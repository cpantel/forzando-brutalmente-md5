==> flow/design.v <==
module counter_pipeline (
  input  CLK,
  input  [31:0]counter_in,
  output reg [31:0]counter19,
  output reg [31:0]counter41,
  output reg [31:0]counter48
);
reg [31:0] counter00;
reg [31:0] counter01;
reg [31:0] counter02;
reg [31:0] counter03;
reg [31:0] counter04;
reg [31:0] counter05;
reg [31:0] counter06;
reg [31:0] counter07;
reg [31:0] counter08;
reg [31:0] counter09;
reg [31:0] counter10;
reg [31:0] counter11;
reg [31:0] counter12;
reg [31:0] counter13;
reg [31:0] counter14;
reg [31:0] counter15;
reg [31:0] counter16;
reg [31:0] counter17;
reg [31:0] counter18;
reg [31:0] counter20;
reg [31:0] counter21;
reg [31:0] counter22;
reg [31:0] counter23;
reg [31:0] counter24;
reg [31:0] counter25;
reg [31:0] counter26;
reg [31:0] counter27;
reg [31:0] counter28;
reg [31:0] counter29;
reg [31:0] counter30;
reg [31:0] counter31;
reg [31:0] counter32;
reg [31:0] counter33;
reg [31:0] counter34;
reg [31:0] counter35;
reg [31:0] counter36;
reg [31:0] counter37;
reg [31:0] counter38;
reg [31:0] counter39;
reg [31:0] counter40;
reg [31:0] counter42;
reg [31:0] counter43;
reg [31:0] counter44;
reg [31:0] counter45;
reg [31:0] counter46;
reg [31:0] counter47;
reg [31:0] counter49;
reg [31:0] counter50;
reg [31:0] counter51;
reg [31:0] counter52;
reg [31:0] counter53;
reg [31:0] counter54;
reg [31:0] counter55;
reg [31:0] counter56;
reg [31:0] counter57;
reg [31:0] counter58;
reg [31:0] counter59;
reg [31:0] counter60;
reg [31:0] counter61;
reg [31:0] counter62;
reg [31:0] counter63;
always @(posedge CLK)
begin
  counter00[ 7: 0] = counter_in[31:24];
  counter00[15: 8] = counter_in[23:16];
  counter00[23:16] = counter_in[15: 8];
  counter00[31:24] = counter_in[ 7: 0];
end
always @(posedge CLK)
begin
  counter01 <= counter00;
end
always @(posedge CLK)
begin
  counter02 <= counter01;
end
always @(posedge CLK)
begin
  counter03 <= counter02;
end
always @(posedge CLK)
begin
  counter04 <= counter03;
end
always @(posedge CLK)
begin
  counter05 <= counter04;
end
always @(posedge CLK)
begin
  counter06 <= counter05;
end
always @(posedge CLK)
begin
  counter07 <= counter06;
end
always @(posedge CLK)
begin
  counter08 <= counter07;
end
always @(posedge CLK)
begin
  counter09 <= counter08;
end
always @(posedge CLK)
begin
  counter10 <= counter09;
end
always @(posedge CLK)
begin
  counter11 <= counter10;
end
always @(posedge CLK)
begin
  counter12 <= counter11;
end
always @(posedge CLK)
begin
  counter13 <= counter12;
end
always @(posedge CLK)
begin
  counter14 <= counter13;
end
always @(posedge CLK)
begin
  counter15 <= counter14;
end
always @(posedge CLK)
begin
  counter16 <= counter15;
end
always @(posedge CLK)
begin
  counter17 <= counter16;
end
always @(posedge CLK)
begin
  counter18 <= counter17;
end
always @(posedge CLK)
begin
  counter19 <= counter18;
end
always @(posedge CLK)
begin
  counter20 <= counter19;
end
always @(posedge CLK)
begin
  counter21 <= counter20;
end
always @(posedge CLK)
begin
  counter22 <= counter21;
end
always @(posedge CLK)
begin
  counter23 <= counter22;
end
always @(posedge CLK)
begin
  counter24 <= counter23;
end
always @(posedge CLK)
begin
  counter25 <= counter24;
end
always @(posedge CLK)
begin
  counter26 <= counter25;
end
always @(posedge CLK)
begin
  counter27 <= counter26;
end
always @(posedge CLK)
begin
  counter28 <= counter27;
end
always @(posedge CLK)
begin
  counter29 <= counter28;
end
always @(posedge CLK)
begin
  counter30 <= counter29;
end
always @(posedge CLK)
begin
  counter31 <= counter30;
end
always @(posedge CLK)
begin
  counter32 <= counter31;
end
always @(posedge CLK)
begin
  counter33 <= counter32;
end
always @(posedge CLK)
begin
  counter34 <= counter33;
end
always @(posedge CLK)
begin
  counter35 <= counter34;
end
always @(posedge CLK)
begin
  counter36 <= counter35;
end
always @(posedge CLK)
begin
  counter37 <= counter36;
end
always @(posedge CLK)
begin
  counter38 <= counter37;
end
always @(posedge CLK)
begin
  counter39 <= counter38;
end
always @(posedge CLK)
begin
  counter40 <= counter39;
end
always @(posedge CLK)
begin
  counter41 <= counter40;
end
always @(posedge CLK)
begin
  counter42 <= counter41;
end
always @(posedge CLK)
begin
  counter43 <= counter42;
end
always @(posedge CLK)
begin
  counter44 <= counter43;
end
always @(posedge CLK)
begin
  counter45 <= counter44;
end
always @(posedge CLK)
begin
  counter46 <= counter45;
end
always @(posedge CLK)
begin
  counter47 <= counter46;
end
always @(posedge CLK)
begin
  counter48 <= counter47;
end
always @(posedge CLK)
begin
  counter49 <= counter48;
end
always @(posedge CLK)
begin
  counter50 <= counter49;
end
always @(posedge CLK)
begin
  counter51 <= counter50;
end
always @(posedge CLK)
begin
  counter52 <= counter51;
end
always @(posedge CLK)
begin
  counter53 <= counter52;
end
always @(posedge CLK)
begin
  counter54 <= counter53;
end
always @(posedge CLK)
begin
  counter55 <= counter54;
end
always @(posedge CLK)
begin
  counter56 <= counter55;
end
always @(posedge CLK)
begin
  counter57 <= counter56;
end
always @(posedge CLK)
begin
  counter58 <= counter57;
end
always @(posedge CLK)
begin
  counter59 <= counter58;
end
always @(posedge CLK)
begin
  counter60 <= counter59;
end
always @(posedge CLK)
begin
  counter61 <= counter60;
end
always @(posedge CLK)
begin
  counter62 <= counter61;
end
always @(posedge CLK)
begin
  counter63 <= counter62;
end
endmodule
Reports on counter_pipeline. What the tools print for counter_pipeline, step after step. Line numbers count from 1 in the design file above. Operators: Yosys type, input widths -> output width; for muxes data width and select width s. Cell names lack the library's common part. Not given: -

Design top: counter_pipeline. Clock port: CLK. Cell library: sky130hd. Library corner: tt_025C_1v80.

Word-level counts. Source: Yosys, flattened and elaborated, memories not mapped. Widths are those after wreduce; folded enables and synchronous resets count as part of the registers. Registers that Yosys merges into a memory's read port (data or address) are not register bits. Print and check cells do not count. Equal cells are merged and count once.

Register bits: 1568. The figure for cells after elaboration is 49. Under output and inout port bits stands 96.

Longest topological paths. Depth = most cells in a row (Yosys ltp): at word level without a register or memory, in the mapped netlist without a sequential cell, where the memories' decode and read muxes count.

For depth in word-level cells the number is 0. Under ABC_AREA stands 0. The figure for mapped depth is 0.

After synthesis. Yosys stat after the flow's synthesis: flattened, memories mapped to cells. It holds for the ABC_AREA given above (unset counts as 0); a run with the other value may have another netlist. The area totals of this step are shown rounded.

The entry for flip-flop cells reads 1568. The entry for buffers reads 0. The figure for chip area (Yosys) is 31000 um^2. The entry for cells in the netlist reads 1568.

Cell types (number): dfxtp_1 (1568).

Path before layout. OpenSTA on the mapped netlist: ideal clock, no wires. The path of least setup slack (recovery checks aside). Input and output delay are each 20% of the period. Register names are those of the netlist, which keeps one name where synthesis merged equal registers.

Kind: reg-to-reg. Start point: reg counter19[0]. End point: reg counter20[0]. Required time: 339 ps. Arrival: 310 ps. The entry for path delay reads 440 ps. Under period stands 469 ps. Under stages on the path stands 1. The entry for path slack reads 30 ps. The entry for synthesis period reached reads 439 ps.

"path delay" is the arrival time less input delay plus setup time. "stages on the path": output pins that drive a net of the path, with the launching flip-flop's if there is one; two outputs of one cell count as two. "synthesis period reached" = period - worst setup slack (recovery checks aside). The figure is calculated, with input and output delays left at 20% of the set period.

Path through: dfxtp_1. The entry for length of the longest elaborated chain reads 0. The figure for elaborated cells on any way between the ends is 0. Under source lines of those cells stands 0.

RTL lines, path after synthesis: start: declaration (RTL line 4) `output reg [31:0]counter19,`; start: assignment (RTL line 150) `counter19 <= counter18;`; end: assignment (RTL line 154) `counter20 <= counter19;`; end: declaration (RTL line 27) `reg [31:0] counter20;`.

Timing after layout. Path of least setup slack in the final report of entry A (OpenROAD, finished layout, wires in). Where an end is a register, its clock arrival counts in the times. The path's times are printed in steps of 10 ps; the period is the one set.

Kind: reg-to-output. Start point: reg counter19[3]. End point: out counter19[3]. Under stages on the path stands 2. For external output delay the number is 100 ps. Under period stands 484 ps. The entry for path slack reads -870 ps. Required time: 390 ps. Arrival: 1250 ps.

Path through: dfxtp_2 -> buf_12. The entry for length of the longest elaborated chain reads 0. The figure for elaborated cells on any way between the ends is 0. Under source lines of those cells stands 0.

RTL lines, path post-layout: start: declaration (RTL line 4) `output reg [31:0]counter19,`; start: assignment (RTL line 150) `counter19 <= counter18;`; end: declaration (RTL line 4).

Module counter_pipeline, platform sky130hd: 2 stored runs of the flow (Yosys, OpenROAD) with differing settings, in no particular order. Input and output delays are each 20% of the period that was set; the output load is 0.01 pF. "clock period reached" is the run's clock period less its worst setup slack. It is reckoned from that one timing run; input and output delays stay at 20% of the period that was set. By "overall power" is meant OpenSTA's value without simulated activity: inputs other than the clock are taken to toggle once in ten clock periods, and the tool carries that through the logic. Measured values are rounded.

Entry A has these settings: period_ns 0.484; CORE_UTILIZATION 15; SETUP_SLACK_MARGIN 0.05; PLACE_DENSITY 0.41; CORE_ASPECT_RATIO 1.29; CORE_MARGIN 9; CELL_PAD_IN_SITES_GLOBAL_PLACEMENT 2; CELL_PAD_IN_SITES_DETAIL_PLACEMENT 2; GPL_ROUTABILITY_DRIVEN 1; MIN_ROUTING_LAYER met2; CAP_MARGIN 20; SLEW_MARGIN 20. The clock period reached is 1351 ps. The synthesis area comes to 31000 um^2. The overall power is 280000 µW. The worst setup slack after layout is -870 ps. The utilization after layout stands at 21 %. The die size is 230000 um^2. For the total negative slack on setup checks the run shows -81000 ps.

Entry B has these settings: period_ns 0.737; CORE_UTILIZATION 17; HOLD_SLACK_MARGIN 0.03; CORE_ASPECT_RATIO 0.91; CELL_PAD_IN_SITES_DETAIL_PLACEMENT 1; ABC_AREA 1; GPL_TIMING_DRIVEN 1; CTS_CLUSTER_SIZE 73; CTS_CLUSTER_DIAMETER 313; CAP_MARGIN 20; CORE_MARGIN 2; SLEW_MARGIN 20. The clock period reached is 1395 ps. The synthesis area comes to 31000 um^2. The overall power is 120000 µW. The worst setup slack after layout is -660 ps. The utilization after layout stands at 20 %. The die size is 190000 um^2. For the total negative slack on setup checks the run shows -58000 ps.
